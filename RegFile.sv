==> flow/design.v <==
package Definitions;
  typedef enum logic[3:0] {
      ADD, LSH, RSH, LSHZ, RSHZ,
      OR, XOR,
      AND, SUB, CLR, XORA} op_mne;
endpackage  
module RegFile #(parameter W=8, D=4)(		  
  input                Clk,
                       Reset,	              
                       WriteEn,
  input        [D-1:0] RaddrA,				  
                       RaddrB,
                       Waddr,
  input        [W-1:0] DataIn,
  output       [W-1:0] DataOutA,			  
  output logic [W-1:0] DataOutB				  
    );
logic [W-1:0] Registers[2**D];	              
assign      DataOutA = Registers[RaddrA];	  
always_comb DataOutB = Registers[RaddrB];     
always_ff @ (posedge Clk)
  if (Reset) begin
	for(int i=0; i<2**D; i++)
	  Registers[i] <= 'h0;
	Registers[0] <= 'd30;                     
	Registers[2] <= 'b101;                    
  end
  else if (WriteEn)	                          
    Registers[Waddr] <= DataIn;
endmodule
# Step by step through the tools: RegFile
# What the tools print for RegFile, step after step.
# Lines are those of the file above, counted from 1.
# Operators: Yosys type, input widths -> output width; for muxes data width and select width s.
# Library cell names are shortened.
# The mark - stands for no value.
dict set report inputs {
  top_module {RegFile}
  clock {Clk}
  cell_library {sky130hd}
  corner {tt_025C_1v80}
}

# Word level
# Counts by Yosys on the flattened word-level netlist (proc, flatten, opt, wreduce; memories kept). Register bits leave out memories and registers merged into their read ports (data or address); mux counts leave out enables and synchronous resets folded into registers. Print and check cells are left out. Cells with the same type and inputs are merged into one.
# Yosys's memory passes give these memory sizes; they may raise the number of words (mostly to a power of two), join words into wider ones and drop unused or constant bits.
dict set report op_classes {
  n_mux 10
  reduce_logical 1
}
# op count
set op_table {}
lappend op_table {{$mux 8} 3}
lappend op_table {{$mux 4} 3}
lappend op_table {{$reduce_or 8->1} 1}
lappend op_table {{$mux 1} 4}
dict set report bits {
  reg_bits 0
  ramBits 128
  memories 1
  inputBits 23
  out_inout_bits 16
  elab_cells 12
}
# name words word_bits line
set memory_table {}
lappend memory_table {Registers 16 8 18} ;# logic [W-1:0] Registers[2**D];

# Longest topological paths
# Depth = most cells in a row (Yosys ltp): at word level without a register or memory, in the mapped netlist without a sequential cell, where the memories' decode and read muxes count.
dict set report depth {
  depth_word 4
  ABC_AREA 0
  depth_mapped 5
  mapped_depth_nobuf 3
}

# Synthesis result
# Yosys stat after the flow's synthesis: flattened, memories mapped to cells. It holds for the ABC_AREA given above (unset counts as 0); a run with the other value may have another netlist.
# Totals and module areas in this step are rounded.
dict set report mapped {
  cell_count 466
  mapped_area_um2 6774
  sequential_area_um2 3844
  ff_cells 128
  buf_cells 36
}
# cell count area_total_um2
set by_type {}
lappend by_type {edfxtp_1 128 3.84E+03}
lappend by_type {mux4_2 34 765.734}
lappend by_type {mux4_1 28 735.706}
lappend by_type {nor2_1 131 491.722}
lappend by_type {a22oi_1 32 240.23}
lappend by_type {nand2_1 37 138.883}
lappend by_type {nand2b_1 16 100.096}
lappend by_type {buf_6 6 67.565}
lappend by_type {clkdlybuf4s25_2 6 60.058}
lappend by_type {buf_2 11 55.053}
lappend by_type {mux4_4 2 50.048}
lappend by_type {clkbuf_1 10 37.536}
lappend by_type {nor2b_1 4 25.024}
lappend by_type {nor4b_4 1 23.773}
lappend by_type {and2_1 3 18.768}
lappend by_type {and2b_1 2 15.014}
lappend by_type {buf_4 2 15.014}
lappend by_type {nand3_1 3 15.014}
# Not listed: further types 9, cells in them 10.

# Path before layout
# OpenSTA on the mapped netlist: ideal clock, no wires. The path of least setup slack (recovery checks aside). Input and output delay are each 20% of the period. Register names are those of the netlist, which keeps one name where synthesis merged equal registers.
dict set report synth_timing {
  path_type {input -> output}
  startpoint {input RaddrA[0]}
  endpoint {output DataOutA[4]}
  tclk_ns 1.72
  input_delay_ns 0.344
  out_delay_ns 0.344
  t_first_pin_ns 0.344
  t_arrival_ns 1.421
  required_time_ns 1.376
  setup_slack_ns -0.045
  delay_ns 1.077
  stages 5
  n_path_buf 2
  synth_period_reached_ns 1.765
}
# "delay_ns" = arrival - input delay + setup time.
# At an output port there is no setup time.
# "stages" counts driving pins, that of a launching flip-flop among them; a cell with two outputs on the path counts twice.
# "synth_period_reached_ns" is the clock period less the worst setup slack; recovery checks do not enter. This is arithmetic on one report: input and output delays are still those of the set period (20% each).
# The rows between start and end are the longest chain of elaborated cells between them; the timing report does not say that the signal goes this way. Where chains are equally long, one stands for them.
# A line is the first line of the expression or statement that the cell stems from. Yosys adds cells for indexed reads and writes and turns some case tables into memories.
# The chain passes a memory read, where the word-level depth is cut; so it can be longer than that depth.
dict set report synth_between {
  path_cell_list {buf_6 > buf_6 > mux4_1 > a22oi_1 > nand2_1}
  elab_chain_cells 1
  cells_between 1
  cone_lines 1
  classes_between {memory (1)}
}
# item line
set synth_lines {}
lappend synth_lines {{start: declaration} 11} ;# input [D-1:0] RaddrA,
lappend synth_lines {{$mem_v2 16x8} 18} ;# logic [W-1:0] Registers[2**D];
lappend synth_lines {{end: declaration} 15} ;# output [W-1:0] DataOutA,

# Timing after layout
# Path of least setup slack in the final report of record 1 (OpenROAD, finished layout, wires in). Where an end is a register, its clock arrival counts in the times.
dict set report layout_timing {
  path_type {register -> output}
  startpoint {memory Registers[2][7]}
  endpoint {output DataOutB[7]}
  tclk_ns 1.26
  out_delay_ns 0.25
  t_first_pin_ns 0.42
  t_arrival_ns 1.97
  required_time_ns 1.01
  setup_slack_ns -0.96
  stages 5
  n_path_buf 1
}
# The rows between start and end are the longest chain of elaborated cells between them; the timing report does not say that the signal goes this way. Where chains are equally long, one stands for them.
# The chain passes a memory read, where the word-level depth is cut; so it can be longer than that depth.
dict set report layout_between {
  path_cell_list {edfxtp_1 > mux4_4 > a22oi_2 > nand2_2 > buf_6}
  elab_chain_cells 1
  cells_between 1
  cone_lines 1
  classes_between {memory (1)}
}
# item line
set layout_lines {}
lappend layout_lines {{start: declaration} 18} ;# logic [W-1:0] Registers[2**D];
lappend layout_lines {{$mem_v2 16x8} 18}
lappend layout_lines {{end: declaration} 16} ;# output logic [W-1:0] DataOutB

Memo
Re: implementation data of RegFile

Record of 2 stored runs of the RTL-to-layout flow on RegFile, platform sky130hd. The runs are unordered. Constraints: input delay and output delay 20% of the set period each, output load 0.01 pF.
"power_total_uw" is the tool's figure for a default switching activity; nothing was simulated.
Measured values are rounded.

# record 1
==> flow/run.sh <==
#!/bin/bash
# the make line also repeats the synthesis and layout settings of config.mk as NAME=value (left out here)
make -C /OpenROAD-flow-scripts/flow DESIGN_CONFIG=/design/flow/config.mk WORK_HOME=/design/flow/orfs CLKGATE_MAP_FILE= finish
==> flow/config.mk <==
export PLATFORM = sky130hd
export DESIGN_NAME = RegFile
export DESIGN_NICKNAME = RegFile
export VERILOG_FILES = /design/flow/design.v
export SDC_FILE = /design/flow/constraint.sdc
export NUM_CORES = 4
export LEC_CHECK = 0
export CAP_MARGIN = 20
export CORE_MARGIN = 2
export CORE_UTILIZATION = 40
export SLEW_MARGIN = 20
==> flow/constraint.sdc <==
create_clock -name core_clock -period 1.26 [get_ports {Clk}]
set_input_delay 0.2520 -clock core_clock [delete_from_list [all_inputs] [get_ports {Clk}]]
set_output_delay 0.2520 -clock core_clock [all_outputs]
set_load 0.01 [all_outputs]

==> record 1: results <==
final_setup_ws_ns=-0.960
synthesis_area_um2=6774
power_total_uw=11380
post_route_stdcell_area_um2=8700
timing.setup.tns_ns=-13.07
dieArea_um2=17990

# record 2
==> flow/run.sh <==
#!/bin/bash
# the make line also repeats the synthesis and layout settings of config.mk as NAME=value (left out here)
make -C /OpenROAD-flow-scripts/flow DESIGN_CONFIG=/design/flow/config.mk WORK_HOME=/design/flow/orfs CLKGATE_MAP_FILE= finish
==> flow/config.mk <==
export PLATFORM = sky130hd
export DESIGN_NAME = RegFile
export DESIGN_NICKNAME = RegFile
export VERILOG_FILES = /design/flow/design.v
export SDC_FILE = /design/flow/constraint.sdc
export NUM_CORES = 4
export LEC_CHECK = 0
export CAP_MARGIN = 15
export CELL_PAD_IN_SITES_DETAIL_PLACEMENT = 0
export CORE_ASPECT_RATIO = 0.64
export CORE_MARGIN = 2
export CORE_UTILIZATION = 31
export GPL_ROUTABILITY_DRIVEN = 1
export GPL_TIMING_DRIVEN = 1
export MIN_ROUTING_LAYER = met2
export PLACE_DENSITY_LB_ADDON = 0.26
export SETUP_SLACK_MARGIN = 0.42
export SLEW_MARGIN = 20
==> flow/constraint.sdc <==
create_clock -name core_clock -period 2.85 [get_ports {Clk}]
set_input_delay 0.5700 -clock core_clock [delete_from_list [all_inputs] [get_ports {Clk}]]
set_output_delay 0.5700 -clock core_clock [all_outputs]
set_load 0.01 [all_outputs]

==> record 2: results <==
final_setup_ws_ns=0.198
synthesis_area_um2=6774
power_total_uw=5298
post_route_stdcell_area_um2=8813
timing.setup.tns_ns=0.000
dieArea_um2=23080
